==> flow/design.v <==
package dataplane_pkg;
endpackage
module axi_rx #(
    parameter DATA_WIDTH = 64
)(
    input  logic                    clk,
    input  logic                    rst_n,
    input  logic                    tvalid,
    input  logic [DATA_WIDTH-1:0]   tdata,
    input  logic [DATA_WIDTH/8-1:0] tkeep,
    input  logic                    tlast,
    output logic                    tready,
    output logic [$clog2(DATA_WIDTH/8)-1:0] idx,    
    output logic [DATA_WIDTH-1:0]   tdata_out,      
    output logic                    data_valid,     
    output logic                    last_flag       
);
assign tready = 1'b1;
logic [$clog2(DATA_WIDTH/8+1)-1:0] widx;
always_ff @(posedge clk or negedge rst_n) begin
    if (!rst_n) begin
        tdata_out  <= '0;
        idx        <= '0;
        data_valid <= 1'b0;
        last_flag  <= 1'b0;
    end 
    else begin
        last_flag <= tlast;
        data_valid <= 1'b0;
        if (tvalid && tready) begin
            widx = 0;
            for (int beat = 0; beat < DATA_WIDTH/8; beat++) begin
                if (tkeep[beat]) begin
                    tdata_out[widx*8 +: 8] <= tdata[beat*8 +: 8];
                    widx++;
                end
            end
            data_valid <= 1'b1;
            if (widx != 0) idx <= widx - 1;
            else idx <= widx;
        end
    end
end
endmodule
### Tool chain data of axi_rx

Tool output for the design above, in the order of the flow.
Line numbers count from 1 in the design file above.
Library cell names are shortened.
A cell with n/a has no value.

| set-up | value |
|---|---|
| top module | axi_rx |
| clock | clk |
| library | sky130hd |
| library corner | tt_025C_1v80 |

### Elaborated design

Counts by Yosys on the flattened word-level netlist (proc, flatten, opt, wreduce; memories kept). Register bits leave out memories and registers merged into their read ports (data or address). Print and check cells are left out. Cells with the same type and inputs are merged into one.

| storage and ports | value |
|---|---|
| register bits | 69 |
| bits of input ports | 76 |
| output and inout port bits | 70 |
| cells after elaboration | 89 |

| cells by class | value |
|---|---|
| add/sub/neg operators | 15 |
| shifts and indexed selects | 14 |
| mux-type cells | 33 |
| bitwise operators | 22 |
| reductions and logical operators | 1 |

Operators with widths:

| operator | count |
|---|---|
| two-way mux 64 bit | 15 |
| bitwise AND 64 bit | 7 |
| bitwise OR 64 bit | 7 |
| NOT 64 bit | 7 |
| variable shift 8 x 33 -> 64 bit | 7 |
| variable shift 8 x 33 -> 64 bit (first input constant) | 7 |
| negation 7 -> 33 bit | 7 |
| bitwise OR 64 x 8 -> 64 bit | 1 |
| two-way mux 4 bit | 15 |
| adder 4 x 1 -> 4 bit (second input constant) | 7 |
| nonzero test 4 bit | 1 |
| subtractor 3 x 1 -> 3 bit (second input constant) | 1 |
| two-way mux 3 bit | 1 |
| two-way mux 1 bit | 2 |

### Depth

Longest topological path by Yosys (ltp), each cell counted once; first at word level (registers and memories cut), then after technology mapping (sequential cells cut; the memories' decode and read muxes count).

| depth | value |
|---|---|
| word-level depth | 32 |
| ABC_AREA | 0 |
| gate-level depth with buffers | 32 |
| gate-level depth less buffers | 27 |

### After synthesis

Source: synth_stat.txt of the flow (Yosys; design flattened, memories mapped). It holds for the ABC_AREA given above (unset counts as 0); a run with the other value may have another netlist.
Totals and module areas in this step are rounded.

Cells by type:

| cell type | count | area in all (um^2) |
|---|---|---|
| dfrtp_1 | 69 | 1.73E+03 |
| a22oi_1 | 80 | 600.576 |
| nand2_1 | 132 | 495.475 |
| ha_1 | 33 | 412.896 |
| nor2_1 | 105 | 394.128 |
| o211ai_1 | 50 | 375.36 |
| a21oi_1 | 57 | 285.274 |
| mux2i_1 | 25 | 250.24 |
| o21ai_0 | 48 | 240.23 |
| clkbuf_1 | 63 | 236.477 |
| o2bb2ai_1 | 26 | 227.718 |
| a32oi_1 | 25 | 218.96 |
| o22ai_1 | 33 | 206.448 |
| o31ai_1 | 24 | 180.173 |
| xnor3_1 | 8 | 180.173 |
| a221oi_1 | 18 | 157.651 |
| nand3_1 | 29 | 145.139 |
| nor2b_1 | 23 | 143.888 |

Not listed: further types 58, cells in them 286.

| mapped netlist | value |
|---|---|
| cells in the netlist | 1134 |
| synthesis area | 8597 um^2 |
| area of sequential cells | 1727 um^2 |
| flip-flop cells | 69 |
| buffer cells | 84 |

### Path before layout

Path of least setup slack by OpenSTA after synthesis, without wires, with an ideal clock, recovery checks aside; 20% of the period is set as input and as output delay. Where synthesis merged equal registers, the netlist keeps one of their names.

| timing path after synthesis | value |
|---|---|
| kind | in2reg |
| start | in tkeep[0] |
| end | reg tdata_out[9] |
| clock period | 7.38 ns |
| external input delay | 1.476 ns |
| library setup time | 0.082 ns |
| time at the first pin | 1.476 ns |
| arrival | 7.751 ns |
| required time | 7.298 ns |
| slack | -0.453 ns |
| path delay | 6.357 ns |
| driving pins on the path | 29 |
| path buffers | 4 |
| synthesis period reached | 7.833 ns |

"path delay" = arrival - input delay + setup time.
"driving pins on the path" counts driving pins, that of a launching flip-flop among them; a cell with two outputs on the path counts twice.
"synthesis period reached" = period - worst setup slack (recovery checks aside). The figure is calculated, with input and output delays left at 20% of the set period.
Between the ends stands the longest chain of elaborated cells between them, by number of cells; it is not shown to be the way that was timed. Of several equally long chains one is given.
Each line given opens the expression or statement behind the cell; cells for indexed reads and writes are added by Yosys, which also makes memories of some case tables.
Where a signal picks the word or bit written, the line may be left out of the assigning lines.

| between the ends, after synthesis | value |
|---|---|
| cells stage by stage | clkbuf_1 > clkbuf_1 > inv_1 > fa_1 > inv_1 > ha_1 > clkbuf_1 > nand2b_1 > o31ai_1 > ha_1 > nand2b_1 > o21a_1 > ha_1 > nand2_1 > o21ai_0 > inv_1 > ha_1 > and2_1 > xnor3_1 > nand2_1 > inv_1 > ha_1 > and2_1 > clkbuf_1 > nand2_1 > nor2_1 > nor4_1 > a22oi_1 > a31oi_1 |
| cells in the longest elaborated chain | 32 |
| elaborated cells between the ends (all ways) | 77 |
| RTL lines with such cells | 3 |
| those cells by class | add/sub: 13; shift: 14; mux: 29; logic: 21 |

RTL lines, path after synthesis:

| element | line | source |
|---|---|---|
| start, declared | 10 | `input  logic [DATA_WIDTH/8-1:0] tkeep,` |
| two-way mux 1 bit | 33 | `if (tkeep[beat]) begin` |
| two-way mux 4 bit | 30 | `if (tvalid && tready) begin` |
| negation 7 -> 33 bit | 34 | `tdata_out[widx*8 +: 8] <= tdata[beat*8 +: 8];` |
| variable shift 8 x 33 -> 64 bit | 34 |  |
| NOT 64 bit | 34 |  |
| bitwise AND 64 bit | 34 |  |
| bitwise OR 64 bit | 34 |  |
| [... 18 more ...] | n/a |  |
| bitwise AND 64 bit | 34 |  |
| bitwise OR 64 bit | 34 |  |
| two-way mux 64 bit | 33 |  |
| two-way mux 64 bit | 30 |  |
| bitwise AND 64 bit | 34 |  |
| bitwise OR 64 bit | 34 |  |
| two-way mux 64 bit | 33 |  |
| end, assigned | 22 | `tdata_out  <= '0;` |
| end, declared | 14 | `output logic [DATA_WIDTH-1:0]   tdata_out,` |

### Path in the finished layout

Path of least setup slack in the final report of run 1 (OpenROAD, finished layout, wires in). Where an end is a register, its clock arrival counts in the times.

| timing path post-layout | value |
|---|---|
| kind | in2reg |
| start | in tkeep[0] |
| end | reg tdata_out[52] |
| clock period | 6.42 ns |
| external input delay | 1.28 ns |
| library setup time | 0.09 ns |
| time at the first pin | 1.28 ns |
| arrival | 5.93 ns |
| required time | 6.68 ns |
| slack | 0.75 ns |
| driving pins on the path | 28 |
| path buffers | 5 |

Between the ends stands the longest chain of elaborated cells between them, by number of cells; it is not shown to be the way that was timed. Of several equally long chains one is given.
Where a signal picks the word or bit written, the line may be left out of the assigning lines.

| between the ends, post-layout | value |
|---|---|
| cells stage by stage | buf_6 > buf_6 > buf_4 > ha_1 > a21o_1 > ha_4 > nand2b_4 > o31ai_4 > ha_4 > nand2b_4 > o21a_4 > ha_4 > nand2_4 > o21ai_4 > inv_4 > ha_4 > nand2_2 > o21a_4 > ha_4 > xnor2_2 > xnor3_2 > a31oi_4 > nand4b_1 > buf_4 > nor2_4 > a221oi_2 > buf_4 > o31ai_2 |
| cells in the longest elaborated chain | 32 |
| elaborated cells between the ends (all ways) | 77 |
| RTL lines with such cells | 3 |
| those cells by class | add/sub: 13; shift: 14; mux: 29; logic: 21 |

RTL lines, path post-layout:

| element | line | source |
|---|---|---|
| start, declared | 10 | `input  logic [DATA_WIDTH/8-1:0] tkeep,` |
| two-way mux 1 bit | 33 | `if (tkeep[beat]) begin` |
| two-way mux 4 bit | 30 | `if (tvalid && tready) begin` |
| negation 7 -> 33 bit | 34 | `tdata_out[widx*8 +: 8] <= tdata[beat*8 +: 8];` |
| variable shift 8 x 33 -> 64 bit | 34 |  |
| NOT 64 bit | 34 |  |
| bitwise AND 64 bit | 34 |  |
| bitwise OR 64 bit | 34 |  |
| [... 18 more ...] | n/a |  |
| bitwise AND 64 bit | 34 |  |
| bitwise OR 64 bit | 34 |  |
| two-way mux 64 bit | 33 |  |
| two-way mux 64 bit | 30 |  |
| bitwise AND 64 bit | 34 |  |
| bitwise OR 64 bit | 34 |  |
| two-way mux 64 bit | 33 |  |
| end, assigned | 22 | `tdata_out  <= '0;` |
| end, declared | 14 | `output logic [DATA_WIDTH-1:0]   tdata_out,` |

axi_rx through Yosys and OpenROAD on sky130hd: 2 stored runs, unordered, with their settings and measured results. The constraints put input and output delay at 20% of the set period each and load the outputs with 0.01 pF.
"total power of the final layout" rests on the timing tool's default activity at the inputs, not on a simulated workload.
Results are given in rounded form.
Settings: . = not set for that run.
Among the results, . means that no value is shown for the run.

| run name | period_ns | CORE_UTILIZATION | SETUP_SLACK_MARGIN | PLACE_DENSITY | CORE_ASPECT_RATIO | CORE_MARGIN | CELL_PAD_IN_SITES_GLOBAL_PLACEMENT | TNS_END_PERCENT | ABC_AREA | CTS_CLUSTER_SIZE | SLEW_MARGIN | MIN_ROUTING_LAYER | CAP_MARGIN | PLACE_DENSITY_LB_ADDON | CELL_PAD_IN_SITES_DETAIL_PLACEMENT | GPL_TIMING_DRIVEN | GPL_ROUTABILITY_DRIVEN | total power of the final layout (mW) | worst setup slack after layout (ns) | utilization in the final report | area of the die (um^2) | cell area after synthesis (um^2) | total negative setup slack (ns) |
|---|---|---|---|---|---|---|---|---|---|---|---|---|---|---|---|---|---|---|---|---|---|---|---|
| run 1 | 6.42 | 16 | 1.49 | 0.81 | 1.02 | 8 | 3 | 25 | 0 | 33 | 0 | met1 | 20 | . | . | . | . | 4.597 | 0.746 | 0.241 | 61400 | 8597 | 0.000 |
| run 2 | 9.52 | 66 | . | . | . | 2 | . | 45 | 0 | 74 | 35 | . | 20 | 0.05 | 1 | 0 | 1 | . | . | . | . | . | . |

Run 2: unfinished; error DPL-0033 in placement
