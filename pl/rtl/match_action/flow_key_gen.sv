==> flow/design.v <==
package dataplane_pkg;
endpackage
module flow_key_gen (
    input  logic                    clk,
    input  logic                    rst_n,
    input  logic [15:0]             eth_type,
    input  logic                    eth_parser_ready,
    input  logic [31:0]             src_ip,
    input  logic [31:0]             dst_ip,
    input  logic [7:0]              protocol,
    input  logic                    ipv4_parser_ready,
    input  logic [15:0]             udp_src_port,
    input  logic [15:0]             udp_dst_port,
    input  logic [15:0]             tcp_src_port,
    input  logic [15:0]             tcp_dst_port,
    input  logic                    upd_tcp_parser_ready,
    output logic [127:0]            flow_key,
    output logic                    valid_flow_key
);
logic        eth_captured;
logic        ipv4_captured;
logic        udp_tcp_captured;
logic        gen_flow_key;
logic [15:0] eth_type_capt;
logic [31:0] src_ip_capt;
logic [31:0] dst_ip_capt;
logic [ 7:0] protocol_capt;
logic [15:0] src_port_capt;
logic [15:0] dst_port_capt;
assign gen_flow_key = eth_captured && (eth_type_capt == 16'h0800) && ipv4_captured && udp_tcp_captured;
always_ff @(posedge clk or negedge rst_n) begin
    if (!rst_n) begin
        eth_captured     <= 1'b0;
        ipv4_captured    <= 1'b0;
        udp_tcp_captured <= 1'b0;
        eth_type_capt    <= '0;
        src_ip_capt      <= '0;
        dst_ip_capt      <= '0;
        protocol_capt    <= '0;
        src_port_capt    <= '0;
        dst_port_capt    <= '0;
        valid_flow_key   <= 1'b0;
        flow_key         <= '0;
    end
    else begin
        valid_flow_key <= 1'b0;
        if (eth_captured && eth_type_capt != 16'h0800) begin
            eth_captured     <= 1'b0;
            ipv4_captured    <= 1'b0;
            udp_tcp_captured <= 1'b0;
        end
        if (eth_parser_ready && !eth_captured) begin
            eth_type_capt <= eth_type;
            eth_captured  <= 1'b1;
        end
        if (ipv4_parser_ready && !ipv4_captured) begin
            src_ip_capt   <= src_ip;
            dst_ip_capt   <= dst_ip;
            protocol_capt <= protocol;
            ipv4_captured <= 1'b1;
        end
        if (upd_tcp_parser_ready && !udp_tcp_captured) begin
            if (protocol_capt == 17) begin
                src_port_capt <= udp_src_port;
                dst_port_capt <= udp_dst_port;
            end
            else if (protocol_capt == 6) begin
                src_port_capt <= tcp_src_port;
                dst_port_capt <= tcp_dst_port;
            end
            udp_tcp_captured <= 1'b1;
        end
        if (gen_flow_key) begin
            flow_key = {24'h0,
                        src_ip_capt, 
                        dst_ip_capt, 
                        src_port_capt, 
                        dst_port_capt, 
                        protocol_capt};
            valid_flow_key   <= 1'b1;
            eth_captured     <= 1'b0;
            ipv4_captured    <= 1'b0;
            udp_tcp_captured <= 1'b0;
        end
    end
end
endmodule
# Step by step through the tools: flow_key_gen
# What the tools print for flow_key_gen, step after step.
# Lines are those of the file above, counted from 1.
# Operators: Yosys type, input widths -> output width; for muxes data width and select width s.
# Cell names lack the library's common part.
# Not given: n/a
# inputs
top_module	flow_key_gen
clk_port	clk
cell_library	sky130hd
pvt_corner	tt_025C_1v80

# After elaboration
# Counts by Yosys on the flattened word-level netlist (proc, flatten, opt, wreduce; memories kept). Register bits leave out memories and registers merged into their read ports (data or address). Print and check cells are left out. Cells with the same type and inputs are merged into one.
# word_totals
regBits	228
inputBits	157
out_inout_bits	129
elab_cells	42
# classes
equal	4
muxes	12
reduce_and_logical	15
# op_table
operator	count
$mux 16	4
$eq 16x12->1 const B	1
$ne 16x12->1 const B	1
$reduce_bool 3->1	3
$eq 8x3->1 const B	1
$eq 8x5->1 const B	1
$mux 1	8
$logic_and 1x1->1	7
$logic_not 1->1	3
$reduce_and 2->1	1
$reduce_bool 2->1	1

# Logic depth
# Longest topological path by Yosys (ltp), each cell counted once; first at word level (registers and memories cut), then after technology mapping (sequential cells cut; the memories' decode and read muxes count).
# logic_depth
depth_word	5
ABC_AREA	0
mapped_depth	6
depth_no_buf	4

# Mapped cells and area
# The flow's flattened synthesis, as Yosys stat reports it; memories are mapped. The netlist is that of the ABC_AREA named above (0 if unset); the other value can give another one.
# synth_totals
cells	593
synth_area_um2	9016.1
seqArea_um2	5705.5
ffs	228
buffers	54
# types
cell_type	count	type_area_um2
dfrtp_1	228	5.71E+03
mux2_2	143	1.61E+03
mux2_1	49	551.779
mux2i_1	32	320.307
buf_4	29	217.709
o21ai_0	32	160.154
nand2_1	35	131.376
buf_8	5	75.072
buf_2	10	50.048
clkbuf_1	8	30.029
nor4_1	4	25.024
nor4bb_1	2	20.019
nor4b_2	1	15.014
o211ai_1	2	15.014
o21a_1	2	15.014
nor2b_1	2	12.512
buf_6	1	11.261
nor2_4	1	11.261
# Not listed: further types 7, cells in them 7.

# Path before layout
# OpenSTA on the mapped netlist: ideal clock, no wires. The path of least setup slack (recovery checks aside). Input and output delay are each 20% of the period. Register names are those of the netlist, which keeps one name where synthesis merged equal registers.
# synth_timing
path_kind	reg-to-reg
start	register eth_type_capt[9]
end	register flow_key[54]
period_ns	1.66
setup_time_ns	0.127
t_first_pin_ns	0.000
arrival_time_ns	1.667
t_required_ns	1.533
path_slack_ns	-0.134
delay_ns	1.794
path_stages	7
path_buffers	2
period_less_setup_slack_ns	1.794
# "delay_ns" is the arrival time less input delay plus setup time.
# "path_stages": output pins that drive a net of the path, with the launching flip-flop's if there is one; two outputs of one cell count as two.
# "period_less_setup_slack_ns" = period - worst setup slack (recovery checks aside). The figure is calculated, with input and output delays left at 20% of the set period.
# The rows between start and end are the longest chain of elaborated cells between them; the timing report does not say that the signal goes this way. Where chains are equally long, one stands for them.
# Each line given opens the expression or statement behind the cell; cells for indexed reads and writes are added by Yosys, which also makes memories of some case tables.
# synth_between
path_cell_list	dfrtp_1 > nor4b_2 > nand4_1 > nor2_4 > buf_6 > buf_8 > mux2_1
elab_chain_cells	4
cone_cells	4
lines_between	1
cone_classes	1 x eq/ne; 3 x reduce/logical
# synth_rtl
element	line_no	text
from (decl)	24	logic [15:0] eth_type_capt;
from (assign)	36	eth_type_capt    <= '0;
from (assign)	53	eth_type_capt <= eth_type;
$eq 16x12->1	30	assign gen_flow_key = eth_captured && (eth_type_capt == 16'h0800) && ipv4_captured && udp_tcp_captured;
$logic_and 1x1->1 (3 in a row)	30
to (assign)	43	flow_key         <= '0;
to (assign)	74	flow_key = {24'h0,
to (decl)	17	output logic [127:0]            flow_key,

# Worst path after layout
# From the final timing report of job 1: the path of least setup slack in the routed layout; clock arrival at registers is part of the times.
# layout_timing
path_kind	reg-to-reg
start	register eth_type_capt[10]
end	register flow_key[44]
period_ns	1.85
setup_time_ns	0.11
t_first_pin_ns	0.49
arrival_time_ns	2.34
t_required_ns	2.22
path_slack_ns	-0.12
path_stages	7
path_buffers	2
# The rows between start and end are the longest chain of elaborated cells between them; the timing report does not say that the signal goes this way. Where chains are equally long, one stands for them.
# layout_between
path_cell_list	dfrtp_1 > nor4b_4 > nand4_1 > nor2_4 > buf_12 > buf_12 > mux2_2
elab_chain_cells	4
cone_cells	4
lines_between	1
cone_classes	1 x eq/ne; 3 x reduce/logical
# layout_rtl
element	line_no	text
from (decl)	24	logic [15:0] eth_type_capt;
from (assign)	36	eth_type_capt    <= '0;
from (assign)	53	eth_type_capt <= eth_type;
$eq 16x12->1	30	assign gen_flow_key = eth_captured && (eth_type_capt == 16'h0800) && ipv4_captured && udp_tcp_captured;
$logic_and 1x1->1 (3 in a row)	30
to (assign)	43	flow_key         <= '0;
to (assign)	74	flow_key = {24'h0,
to (decl)	17	output logic [127:0]            flow_key,

# flow_key_gen through Yosys and OpenROAD on sky130hd: 2 stored runs, unordered, with their settings and measured results. The constraints put input and output delay at 20% of the set period each and load the outputs with 0.01 pF.
# "achieved_clock_period_ns" is the run's clock period less its worst setup slack. It is reckoned from that one timing run; input and output delays stay at 20% of the period that was set.
# "critical_path_time_ns" is the time allowed to the run's worst setup path (the clock period less input and output delay, where it has them) less its slack. Clock arrival times count: a late capture clock shortens it, a late launch clock lengthens it.
# "design_power_mw" rests on the timing tool's default activity at the inputs, not on a simulated workload.
# Settings: -- = not set for that run.
run name	period_ns	CORE_UTILIZATION	PLACE_DENSITY_LB_ADDON	CORE_ASPECT_RATIO	GPL_TIMING_DRIVEN	CAP_MARGIN	MIN_ROUTING_LAYER	CORE_MARGIN	SLEW_MARGIN	SETUP_SLACK_MARGIN	TNS_END_PERCENT	die_um2	design_power_mw	setup_worst_slack_ns	yosys_chip_area_um2	tns_ns	stdcell_area_um2	critical_path_time_ns	critical_path_kind	finalUtil_pct	achieved_clock_period_ns
job 1	1.85	43	0.11	1.98	1	20	met2	2	20	--	--	22210.0	11.907	-0.121	9016.1	-8.556	13106.3	1.97	reg-to-reg	63.5	1.971
job 2	3.05	35	0.19	0.91	--	40	--	7	20	0.31	60	30455.8	7.464	0.704	9016.1	0.000	12821.0	2.35	reg-to-reg	51.2	2.346
